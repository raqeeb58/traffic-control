==> flow/design.v <==
module traffic_control(clk,rst,m1,m2,m3,m4);
input clk,rst;                  
output reg [2:0]m1;             
output reg [2:0]m2;             
output reg [2:0]m3;              
output reg [2:0]m4;              
parameter s1=1,s2=2,s3=3,s4=4,s5=5,s6=6;    
reg [2:0]count;                             
reg [2:0]ps;                                
parameter sec7=7,sec2=2,sec3=3,sec4=4;     
always@(posedge clk or posedge rst)
begin
        if(rst)
            begin
            count<=0;                                   
            ps<=s1;                                     
            end
       else
            begin
                case(ps)
                    s1:if(count<sec7)                   
                            begin
                                ps<=s1;
                                count<=count+1;
                                m1=3'b001;             
                                m2=3'b100;             
                                m3=3'b100;             
                                m4=3'b001;             
                            end
                       else
                            begin
                                ps<=s2;                
                                count<=0;
                            end
                    s2:if(count<sec2)                   
                            begin
                                ps<=s2;
                                count<=count+1;
                                m1=3'b001;          
                                m2=3'b100;          
                                m3=3'b100;          
                                m4=3'b010;          
                            end
                       else
                            begin
                                ps<=s3;              
                                count<=0;
                            end
                    s3:if(count<sec3)
                            begin
                                ps<=s3;
                                count<=count+1;
                                m1=3'b001;           
                                m2=3'b001;           
                                m3=3'b100;           
                                m4=3'b100;           
                            end
                       else
                            begin
                                ps<=s4;              
                                count<=0;
                            end
                    s4:if(count<sec2)
                            begin
                                ps<=s4;
                                count<=count+1;
                                m1=3'b010;          
                                m2=3'b010;          
                                m3=3'b100;          
                                m4=3'b100;          
                            end
                       else
                            begin
                                ps<=s5;             
                                count<=0;
                            end
                    s5:if(count<sec4)
                            begin
                                ps<=s5;
                                count<=count+1;
                                m1=3'b100;             
                                m2=3'b100;             
                                m3=3'b001;             
                                m4=3'b100;               
                            end
                       else
                            begin
                                ps<=s6;              
                                count<=0;
                            end  
                    s6:if(count<sec2)
                            begin
                                ps<=s6;
                                count<=count+1;
                                m1=3'b100;            
                                m2=3'b100;            
                                m3=3'b101;            
                                m4=3'b100;            
                            end
                       else
                            begin
                                ps<=s1;              
                                count<=0;
                            end    
                endcase
            end
end  
endmodule
# Tool chain data of traffic_control
# What the tools print for traffic_control, step after step.
# Line numbers count from 1 in the design file above.
# Operators: Yosys type, input widths -> output width; for muxes data width and select width s.
# Library cell names are shortened.
design:
  design: "traffic_control"
  clk_port: "clk"
  library: "sky130hd"
  lib_corner: "tt_025C_1v80"

# After elaboration
# Yosys after proc, flatten, opt, wreduce and memory -nomap, before mapping. Memory bits, and registers merged into a memory's read port (data or address), are not among the register bits. Print and check cells are not counted.
op_classes:
  add_sub_neg: 1
  multipliers: 0
  n_div: 0
  n_cmp: 4
  eq_ne: 15
  shift: 0
  mux: 26
  n_logic: 1
  reduce_and_logical: 9
ops:
  columns: ["operator", "n"]
  rows:
  - ["$mux 3", 16]
  - ["$pmux 3 s5", 3]
  - ["$pmux 3 s6", 2]
  - ["$reduce_and 7->1", 3]
  - ["$ne 2x2->1 const B", 6]
  - ["$pmux 3 s4", 1]
  - ["$eq 3x3->1 const B", 3]
  - ["$reduce_and 8->1", 1]
  - ["$ne 2x1->1 const B", 3]
  - ["$reduce_or 2->1", 3]
  - ["$lt 3x2->1 const B", 2]
  - ["$eq 3x2->1 const B", 2]
  - ["$lt 3x3->1 const B", 2]
  - ["$reduce_bool 6->1", 1]
  - ["$mux 2", 2]
  - ["$add 3x1->3 const B", 1]
  - ["$eq 3x1->1 const B", 1]
  - ["$reduce_or 3->1", 1]
  - ["$mux 1", 2]
  - ["$not 1->1", 1]
word_totals:
  reg_bits: 18
  latch_bits: 0
  mem_bits_rw: 0
  mem_bits_ro: 0
  clocked_rd_ports_x_width: 0
  memories: 0
  in_bits: 2
  out_inout_bits: 12
  elab_cells: 62

# Logic depth
# Yosys ltp: most cells in a row. Word level: on the elaborated netlist, between registers, memories and ports. Mapped: between sequential cells and ports; inverters and the memories' decode and read muxes count.
depth:
  ltp_word: 4
  ABC_AREA: 1
  mapped_depth: 7
  mapped_depth_nobuf: 7

# After synthesis
# Yosys stat after the flow's synthesis: flattened, memories mapped to cells. It holds for the ABC_AREA given above (unset counts as 0); a run with the other value may have another netlist.
# Totals and module areas in this step are rounded.
types:
  columns: ["type", "n", "type_area_um2"]
  rows:
  - ["edfxtp_1", 11, 330.317]
  - ["dfrtp_1", 8, 200.192]
  - ["nand2_1", 20, 75.072]
  - ["dfstp_2", 1, 26.275]
  - ["ha_1", 2, 25.024]
  - ["inv_1", 6, 22.522]
  - ["nor2_4", 2, 22.522]
  - ["nand3_2", 2, 20.019]
  - ["nor2_8", 1, 20.019]
  - ["nor3_1", 4, 20.019]
  - ["o21ai_0", 4, 20.019]
  - ["o21ai_1", 4, 20.019]
  - ["nand3_4", 1, 17.517]
  - ["clkbuf_1", 4, 15.014]
  - ["inv_2", 4, 15.014]
  - ["nand3_1", 3, 15.014]
  - ["nor2_1", 4, 15.014]
  - ["o21bai_1", 2, 15.014]
# Other cell types: 7; their cells: 9.
mapped:
  cells: 92
  mapped_area_um2: 956
  seq_area_um2: 557
  flip_flops: 20
  buf_cells: 5

# Path before layout
# Path of least setup slack by OpenSTA after synthesis, without wires, with an ideal clock, recovery checks aside; 20% of the period is set as input and as output delay. Where synthesis merged equal registers, the netlist keeps one of their names.
synth_timing:
  path_kind: "input port to flip-flop"
  from: "input rst"
  to: "register m1[0]"
  clock_period_ns: 3.01
  in_delay_ns: 0.602
  setup_time_ns: 0.345
  launch_ns: 0.602
  t_arrival_ns: 1.262
  t_required_ns: 2.665
  slack_ns: 1.403
  path_delay_ns: 1.005
  driving_pins: 3
  n_path_buf: 0
  synth_period_reached_ns: 1.607
# "path_delay_ns" is the arrival time less input delay plus setup time.
# "driving_pins" counts driving pins, that of a launching flip-flop among them; a cell with two outputs on the path counts twice.
# "synth_period_reached_ns" = period - worst setup slack (recovery checks aside). The figure is calculated, with input and output delays left at 20% of the set period.
# The rows between start and end are the longest chain of elaborated cells between them; the timing report does not say that the signal goes this way. Where chains are equally long, one stands for them.
# Each line given opens the expression or statement behind the cell; cells for indexed reads and writes are added by Yosys, which also makes memories of some case tables.
# A register here has more assigning lines than the two given.
synth_between:
  path_cell_list: "inv_1 -> nand3_2 -> nor3_1"
  elab_chain_cells: 2
  cells_between: 2
  cone_lines: 0
  cone_classes: "logic (1); reduce/logical (1)"
synth_rtl:
  columns: ["item", "line", "source"]
  rows:
  - ["start, declared", 2, "input clk,rst;"]
  - ["$not 1->1", null, null]
  - ["$reduce_and 8->1", null, null]
  - ["end, assigned", 25, "m1=3'b001;"]
  - ["end, assigned", 39, "m1=3'b001;"]
  - ["end, declared", 3, "output reg [2:0]m1;"]

# Path in the finished layout
# Path of least setup slack in the final report of flow run A (OpenROAD, finished layout, wires in). Where an end is a register, its clock arrival counts in the times.
layout_timing:
  path_kind: "flip-flop to flip-flop"
  from: "register ps"
  to: "register m2[1]"
  clock_period_ns: 2.0
  setup_time_ns: 0.33
  launch_ns: 0.29
  t_arrival_ns: 1.61
  t_required_ns: 1.95
  slack_ns: 0.34
  driving_pins: 6
  n_path_buf: 0
# An end named without its bit number is one bit of that signal or, where synthesis recoded a state register, one of its new flip-flops.
# A register here has more assigning lines than the two given.
layout_between:
  path_cell_list: "dfrtp_1 -> nor2_4 -> nand2_2 -> nand2_2 -> nand3_2 -> nor3_1"
layout_rtl:
  columns: ["item", "line", "source"]
  rows:
  - ["start, declared", 9, "reg [2:0]ps;"]
  - ["start, assigned", 16, "ps<=s1;"]
  - ["start, assigned", 23, "ps<=s1;"]
  - ["end, assigned", 26, "m2=3'b100;"]
  - ["end, assigned", 40, "m2=3'b100;"]
  - ["end, declared", 4, "output reg [2:0]m2;"]
# No chain of elaborated cells between the ends is given.

Ticket comment

Settings and measured results of 2 stored flow runs for module traffic_control (sky130hd), not sorted in any way. The constraints put input and output delay at 20% of the set period each and load the outputs with 0.01 pF.
"timing.achieved_period_ns" = clock period - worst setup slack. The figure is calculated, with input and output delays left at 20% of the set period.
"worst_path_time_ns" means the part of the period allowed to the worst setup path (the constraints hold back 20% at inputs and 20% at outputs) less its slack; where the path has registers, the arrival times of their clocks count too.
"power.total_mw" is the tool's figure for a default switching activity; nothing was simulated.
Results are given in rounded form.

--- flow run A ---
==> flow/run.sh <==
#!/bin/bash
# the make line also repeats the synthesis and layout settings of config.mk as NAME=value (left out here)
make -C /OpenROAD-flow-scripts/flow DESIGN_CONFIG=/design/flow/config.mk WORK_HOME=/design/flow/orfs CLKGATE_MAP_FILE= finish
==> flow/config.mk <==
export PLATFORM = sky130hd
export DESIGN_NAME = traffic_control
export DESIGN_NICKNAME = traffic_control
export VERILOG_FILES = /design/flow/design.v
export SDC_FILE = /design/flow/constraint.sdc
export NUM_CORES = 4
export LEC_CHECK = 0
export ABC_AREA = 1
export CAP_MARGIN = 20
export CELL_PAD_IN_SITES_DETAIL_PLACEMENT = 1
export CELL_PAD_IN_SITES_GLOBAL_PLACEMENT = 3
export CORE_MARGIN = 2
export CORE_UTILIZATION = 40
export CTS_CLUSTER_DIAMETER = 398
export PLACE_DENSITY_LB_ADDON = 0.26
export SLEW_MARGIN = 20
export TNS_END_PERCENT = 45
==> flow/constraint.sdc <==
create_clock -name core_clock -period 2.0 [get_ports {clk}]
set_input_delay 0.4000 -clock core_clock [delete_from_list [all_inputs] [get_ports {clk}]]
set_output_delay 0.4000 -clock core_clock [all_outputs]
set_load 0.01 [all_outputs]

==> results, as YAML <==
results:
  worst_setup_slack_ns: 0.338
  power.total_mw: 0.631
  setupTns_ns: 0.000
  finish.stdcell_area_um2: 1120
  total_die_area_um2: 2800
  util_frac: 0.503
  worst_path_time_ns: 1.66
  worst_path_kind: "flip-flop to flip-flop"
  post_synth_area_um2: 956
  timing.achieved_period_ns: 1.662

--- flow run B ---
==> flow/run.sh <==
#!/bin/bash
# the make line also repeats the synthesis and layout settings of config.mk as NAME=value (left out here)
make -C /OpenROAD-flow-scripts/flow DESIGN_CONFIG=/design/flow/config.mk WORK_HOME=/design/flow/orfs CLKGATE_MAP_FILE= finish
==> flow/config.mk <==
export PLATFORM = sky130hd
export DESIGN_NAME = traffic_control
export DESIGN_NICKNAME = traffic_control
export VERILOG_FILES = /design/flow/design.v
export SDC_FILE = /design/flow/constraint.sdc
export NUM_CORES = 4
export LEC_CHECK = 0
export CAP_MARGIN = 10
export CORE_MARGIN = 2
export CORE_UTILIZATION = 59
export GPL_ROUTABILITY_DRIVEN = 1
export MIN_ROUTING_LAYER = met2
export PLACE_DENSITY_LB_ADDON = 0.26
export SETUP_SLACK_MARGIN = 0.01
export SLEW_MARGIN = 5
export TNS_END_PERCENT = 60
==> flow/constraint.sdc <==
create_clock -name core_clock -period 2.12 [get_ports {clk}]
set_input_delay 0.4240 -clock core_clock [delete_from_list [all_inputs] [get_ports {clk}]]
set_output_delay 0.4240 -clock core_clock [all_outputs]
set_load 0.01 [all_outputs]

==> results, as YAML <==
results:
  worst_setup_slack_ns: 0.234
  power.total_mw: 0.605
  setupTns_ns: 0.000
  finish.stdcell_area_um2: 1130
  total_die_area_um2: 2090
  util_frac: 0.667
  worst_path_time_ns: 1.89
  worst_path_kind: "flip-flop to flip-flop"
  post_synth_area_um2: 1030
  timing.achieved_period_ns: 1.886
